==> flow/design.v <==
`timescale 1ns / 1ps
module UART_FIFO_Top #(
    parameter DATA_WIDTH = 8,    
    parameter FIFO_DEPTH = 16,   
    parameter ADDR_WIDTH = 4     
)(
    input clk,
    input rst,
    input en,               
    input push_in,          
    input pop_in,           
    input [DATA_WIDTH-1:0] din,        
    input [3:0] threshold,  
    output [DATA_WIDTH-1:0] dout,      
    output empty,           
    output full,            
    output overrun,         
    output underrun,        
    output thr_trigger      
);
reg [DATA_WIDTH-1:0] mem [0:FIFO_DEPTH-1];      
reg [ADDR_WIDTH-1:0] waddr = 0;    
reg empty_t;     
reg full_t;      
reg underrun_t;
reg overrun_t;
reg thr_t;
logic push;  
logic pop;   
always @(posedge clk, posedge rst) begin
    if (rst) begin
        empty_t <= 1'b1;     
    end else begin
        case ({push, pop})  
            2'b01: empty_t <= (~|(waddr) |~(en));   
            2'b10: empty_t <= 1'b0;  
            default: ;
        endcase
    end
end
always @(posedge clk, posedge rst) begin
    if (rst) begin
        full_t <= 1'b0;  
    end else begin
        case ({push, pop})  
            2'b10: full_t <= (&(waddr) |~(en)); 
            2'b01: full_t <= 1'b0;
            default: ;
        endcase
    end    
end
assign push = push_in & ~full_t;     
assign pop = pop_in & ~empty_t;      
assign dout = mem[0];
always @(posedge clk, posedge rst) begin
    if (rst) begin
        waddr <= 4'h0;
    end else begin
        case ({push, pop})
            2'b10: begin
                if (waddr != FIFO_DEPTH-1 && full_t == 1'b0)        
                    waddr <= waddr + 1;                 
                else
                    waddr <= waddr;
            end
            2'b01: begin
                if (waddr != 4'h0 && empty_t == 1'b0)
                    waddr <= waddr - 1;
                else
                    waddr <= waddr;
            end
            default: ;
        endcase
    end
end
always @(posedge clk, posedge rst) begin
    if (rst) begin
        for (int i = 0; i < FIFO_DEPTH; i++)
            mem[i] <= {DATA_WIDTH{1'b0}};
    end else begin
        case ({push, pop})
            2'b00: ;
            2'b01: begin    
                for (int i = 0; i < FIFO_DEPTH-2; i++) begin
                    mem[i] <= mem[i+1];
                end
                mem[FIFO_DEPTH-1] <= {DATA_WIDTH{1'b0}};
            end
            2'b10: begin
                mem[waddr] <= din;
            end
            2'b11: begin
                for (int i = 0; i < FIFO_DEPTH-2; i++) begin
                    mem[i] <= mem[i+1];
                end
                mem[FIFO_DEPTH-1] <= {DATA_WIDTH{1'b0}};
                mem[waddr - 1] <= din;
            end
        endcase
    end
end
always @(posedge clk, posedge rst) begin
    if (rst)
        underrun_t <= 1'b0;
    else if (pop_in == 1'b1 && empty_t == 1'b1)
        underrun_t <= 1'b1;
    else
        underrun_t <= 1'b0;
end
always @(posedge clk, posedge rst) begin
    if (rst)
        overrun_t <= 1'b0;
    else if (push_in == 1'b1 && full_t == 1'b1)
        overrun_t <= 1'b1;
    else
        overrun_t <= 1'b0;
end
always @(posedge clk, posedge rst) begin
    if (rst) begin
        thr_t <= 1'b0;
    end else if (push ^ pop) begin   
        thr_t <= (waddr >= threshold) ? 1'b1 : 1'b0;     
    end            
end
assign empty = empty_t;
assign full = full_t;
assign overrun = overrun_t;
assign underrun = underrun_t;
assign thr_trigger = thr_t;
endmodule
### Step by step through the tools: UART_FIFO_Top

Tool output for the design above, in the order of the flow.
Lines are those of the file above, counted from 1.
A cell with n/a has no value.

* design top: UART_FIFO_Top
* clock: clk
* cell library: sky130hd
* corner: tt_025C_1v80

### Word-level counts

Yosys after proc, flatten, opt, wreduce and memory -nomap, before mapping. Print and check cells are not counted.

* register bits after elaboration: 129
* input port bits: 17
* output and inout bits: 13
* word-level cells: 164

* add/subtract/negate cells: 2
* $lt $le $gt $ge: 1
* eq/ne operators: 50
* mux-type cells: 53
* bitwise gates (word level): 8
* reductions and logical operators: 29

Operators with widths (count)
* 8-bit parallel mux with 3-bit select: 14
* 8-bit 2-to-1 mux: 30
* 4-bit equality test (second input constant): 14
* 2-bit != test (second input constant): 18
* 4-bit by 3-bit equality test with 1-bit output (second input constant): 8
* 2-bit AND reduction: 14
* 4-bit by 2-bit equality test with 1-bit output (second input constant): 4
* 8-bit parallel mux with 2-bit select: 1
* 4-bit by 1-bit equality test with 1-bit output (second input constant): 2
* 4-bit logical NOT: 2
* 4-bit parallel mux with 2-bit select: 1
* 4-bit 2-to-1 mux: 2
* 3-bit AND reduction: 2
* 1-bit logical AND: 4
* 2-bit equality test (second input constant): 2
* 2-bit nonzero test: 2
* 4-bit by 1-bit adder with 4-bit output (second input constant): 1
* 4-bit by 1-bit subtractor with 4-bit output (second input constant): 1
* 4-bit greater-or-equal comparator: 1
* 4-bit != test (second input constant): 1
* 4-bit AND reduction: 1
* 4-bit nonzero test: 1
* 4-bit OR reduction: 1
* 1-bit parallel mux with 2-bit select: 2
* 1-bit NOT: 3
* 3-bit nonzero test: 1
* 1-bit 2-to-1 mux: 3
* 1-bit AND: 2

Not listed: further kinds 4, cells in them 5.

### Depth

Longest topological path by Yosys (ltp), each cell counted once; first at word level (registers and memories cut), then after technology mapping (sequential cells cut; the memories' decode and read muxes count).

* depth in word-level cells: 5
* ABC_AREA: 0
* depth in mapped cells: 16
* gate-level depth less buffers: 8

### Synthesis result

Yosys stat after the flow's synthesis: flattened, memories mapped to cells. It holds for the ABC_AREA given above (unset counts as 0); a run with the other value may have another netlist.
The area totals of this step are shown rounded.

* cells in the netlist: 1052
* chip area (Yosys): 8866 um^2
* sequential area: 3229 um^2
* mapped flip-flops: 129
* buffer cells: 88

Cell types
* sky130_fd_sc_hd__dfrtp_1: count 128, area in all 3.2E+03 um^2
* sky130_fd_sc_hd__nand2_1: count 157, area in all 589.315 um^2
* sky130_fd_sc_hd__o32ai_1: count 66, area in all 578.054 um^2
* sky130_fd_sc_hd__o2111ai_1: count 49, area in all 429.162 um^2
* sky130_fd_sc_hd__o21ai_0: count 69, area in all 345.331 um^2
* sky130_fd_sc_hd__nor2_1: count 69, area in all 258.998 um^2
* sky130_fd_sc_hd__a21oi_1: count 50, area in all 250.24 um^2
* sky130_fd_sc_hd__buf_2: count 40, area in all 200.192 um^2
* sky130_fd_sc_hd__o211ai_1: count 26, area in all 195.187 um^2
* sky130_fd_sc_hd__nor3_1: count 38, area in all 190.182 um^2
* sky130_fd_sc_hd__ha_1: count 15, area in all 187.68 um^2
* sky130_fd_sc_hd__o21a_1: count 21, area in all 157.651 um^2
* sky130_fd_sc_hd__o32a_1: count 15, area in all 150.144 um^2
* sky130_fd_sc_hd__clkbuf_1: count 37, area in all 138.883 um^2
* sky130_fd_sc_hd__and2_1: count 20, area in all 125.12 um^2
* sky130_fd_sc_hd__a2bb2oi_1: count 14, area in all 122.618 um^2
* sky130_fd_sc_hd__o21ai_1: count 22, area in all 110.106 um^2
* sky130_fd_sc_hd__or3_1: count 17, area in all 106.352 um^2

Other cell types: 52; their cells: 199.

### Timing after synthesis

OpenSTA on the mapped netlist: ideal clock, no wires. The path of least setup slack (recovery checks aside). Input and output delay are each 20% of the period. Register names are those of the netlist, which keeps one name where synthesis merged equal registers.

* path type: input to register
* from: input push_in
* to: register mem[3][1]
* clock period: 3290 ps
* external input delay: 658 ps
* setup time: 126 ps
* launch time at the first pin: 658 ps
* arrival time: 2963 ps
* required time: 3164 ps
* setup slack: 201 ps
* path delay: 2431 ps
* stages: 16
* buffers on the path: 8
* synthesis period reached: 3089 ps

"path delay" is the arrival time less input delay plus setup time.
"stages": output pins that drive a net of the path, with the launching flip-flop's if there is one; two outputs of one cell count as two.
"synthesis period reached" = period - worst setup slack (recovery checks aside). The figure is calculated, with input and output delays left at 20% of the set period.
The rows between start and end are the longest chain of elaborated cells between them; the timing report does not say that the signal goes this way. Where chains are equally long, one stands for them.
A line is the first line of the expression or statement that the cell stems from. Yosys adds cells for indexed reads and writes and turns some case tables into memories.
At most two assigning lines are given for a register; there are more.
Where a signal picks the word or bit written, the line may be left out of the assigning lines.

* path through: sky130_fd_sc_hd__nand2b_1 sky130_fd_sc_hd__buf_4 sky130_fd_sc_hd__inv_2 sky130_fd_sc_hd__buf_6 sky130_fd_sc_hd__buf_2 sky130_fd_sc_hd__buf_2 sky130_fd_sc_hd__ha_1 sky130_fd_sc_hd__buf_2 sky130_fd_sc_hd__or3b_1 sky130_fd_sc_hd__buf_2 sky130_fd_sc_hd__buf_2 sky130_fd_sc_hd__or2_0 sky130_fd_sc_hd__buf_2 sky130_fd_sc_hd__o21ai_0 sky130_fd_sc_hd__a211oi_1 sky130_fd_sc_hd__o32a_1
* length of the longest elaborated chain: 4
* elaborated cells between the ends (all ways): 8
* those cells by class: 4 x eq/ne; 1 x mux; 1 x logic; 2 x reduce/logical

Ends and longest elaborated chain, after synthesis
* start: declaration: RTL line 10 `input push_in,`
* 1-bit AND: RTL line 52 `assign push = push_in & ~full_t;`
* 2-bit equality test: RTL line 81 `case ({push, pop})`
* 2-bit != test
* 2-bit AND reduction
* end: assignment: RTL line 85 `mem[i] <= mem[i+1];`
* end: assignment: RTL line 90 `mem[waddr] <= din;`
* end: declaration: RTL line 21 `reg [DATA_WIDTH-1:0] mem [0:FIFO_DEPTH-1];`

### Worst path after layout

From the final timing report of stored run 1: the path of least setup slack in the routed layout; clock arrival at registers is part of the times.
The report prints the path's times to 10 ps; the period is as set.

* path type: input to register
* from: input push_in
* to: register mem[3][5]
* clock period: 3710 ps
* external input delay: 740 ps
* setup time: 60 ps
* launch time at the first pin: 740 ps
* arrival time: 3130 ps
* required time: 4090 ps
* setup slack: 960 ps
* stages: 10
* buffers on the path: 2

The rows between start and end are the longest chain of elaborated cells between them; the timing report does not say that the signal goes this way. Where chains are equally long, one stands for them.
At most two assigning lines are given for a register; there are more.
Where a signal picks the word or bit written, the line may be left out of the assigning lines.

* path through: sky130_fd_sc_hd__clkdlybuf4s50_1 sky130_fd_sc_hd__nand2b_4 sky130_fd_sc_hd__inv_4 sky130_fd_sc_hd__ha_1 sky130_fd_sc_hd__buf_6 sky130_fd_sc_hd__and2_2 sky130_fd_sc_hd__or2_2 sky130_fd_sc_hd__o21ai_0 sky130_fd_sc_hd__a211oi_1 sky130_fd_sc_hd__o32a_1
* length of the longest elaborated chain: 4
* elaborated cells between the ends (all ways): 8
* those cells by class: 4 x eq/ne; 1 x mux; 1 x logic; 2 x reduce/logical

Ends and longest elaborated chain, after layout
* start: declaration: RTL line 10 `input push_in,`
* 1-bit AND: RTL line 52 `assign push = push_in & ~full_t;`
* 2-bit equality test: RTL line 81 `case ({push, pop})`
* 2-bit != test
* 2-bit AND reduction
* end: assignment: RTL line 85 `mem[i] <= mem[i+1];`
* end: assignment: RTL line 90 `mem[waddr] <= din;`
* end: declaration: RTL line 21 `reg [DATA_WIDTH-1:0] mem [0:FIFO_DEPTH-1];`

Hand-over note for UART_FIFO_Top

Below are 2 stored runs of the flow (Yosys, OpenROAD; platform sky130hd) on UART_FIFO_Top, each with its settings and what was measured, unordered. Constraints: input delay and output delay 20% of the set period each, output load 0.01 pF.
By "reached clock period" is meant the clock period of the run minus its worst setup slack. This is arithmetic on one report: input and output delays are still those of the set period (20% each).
"worst path time" means the part of the period allowed to the worst setup path (the constraints hold back 20% at inputs and 20% at outputs) less its slack; where the path has registers, the arrival times of their clocks count too.
"total power of the final layout": no workload was simulated; the value follows from the tool's default switching activity.
"worst path time" is known to 10 ps.
The results are shown rounded.

### Stored run 1

Settings: `period_ns=3.71`, `CORE_UTILIZATION=18`, `SETUP_SLACK_MARGIN=0.96`, `PLACE_DENSITY_LB_ADDON=0.13`, `ABC_AREA=0`, `GPL_ROUTABILITY_DRIVEN=1`, `SLEW_MARGIN=0`, `MAX_ROUTING_LAYER=met5`, `CAP_MARGIN=20`, `CORE_MARGIN=2`

- Synthesized cell area: 8866 um^2
- Overall die area: 51050 um^2
- Standard-cell area of the final layout: 11010 um^2
- Utilization after layout: 0.226
- Worst setup slack after layout: 959 ps
- Total negative slack on setup checks: 0 ps
- Lowest hold slack: 486 ps
- Total power of the final layout: 9950 uW
- Reached clock period: 2751 ps
- Worst path time: 2010 ps
- Worst path kind: input to register

### Stored run 2

Settings: `period_ns=3.72`, `CORE_UTILIZATION=30`, `SETUP_SLACK_MARGIN=0.76`, `PLACE_DENSITY_LB_ADDON=0.06`, `HOLD_SLACK_MARGIN=0.29`, `CELL_PAD_IN_SITES_GLOBAL_PLACEMENT=1`, `CELL_PAD_IN_SITES_DETAIL_PLACEMENT=2`, `CTS_CLUSTER_SIZE=36`, `CAP_MARGIN=30`, `MIN_ROUTING_LAYER=met2`, `CORE_MARGIN=2`, `SLEW_MARGIN=20`

- Synthesized cell area: 8866 um^2
- Overall die area: 30940 um^2
- Standard-cell area of the final layout: 10450 um^2
- Utilization after layout: 0.361
- Worst setup slack after layout: 729 ps
- Total negative slack on setup checks: 0 ps
- Lowest hold slack: 485 ps
- Total power of the final layout: 10370 uW
- Reached clock period: 2991 ps
- Worst path time: 2250 ps
- Worst path kind: input to register

End of note.
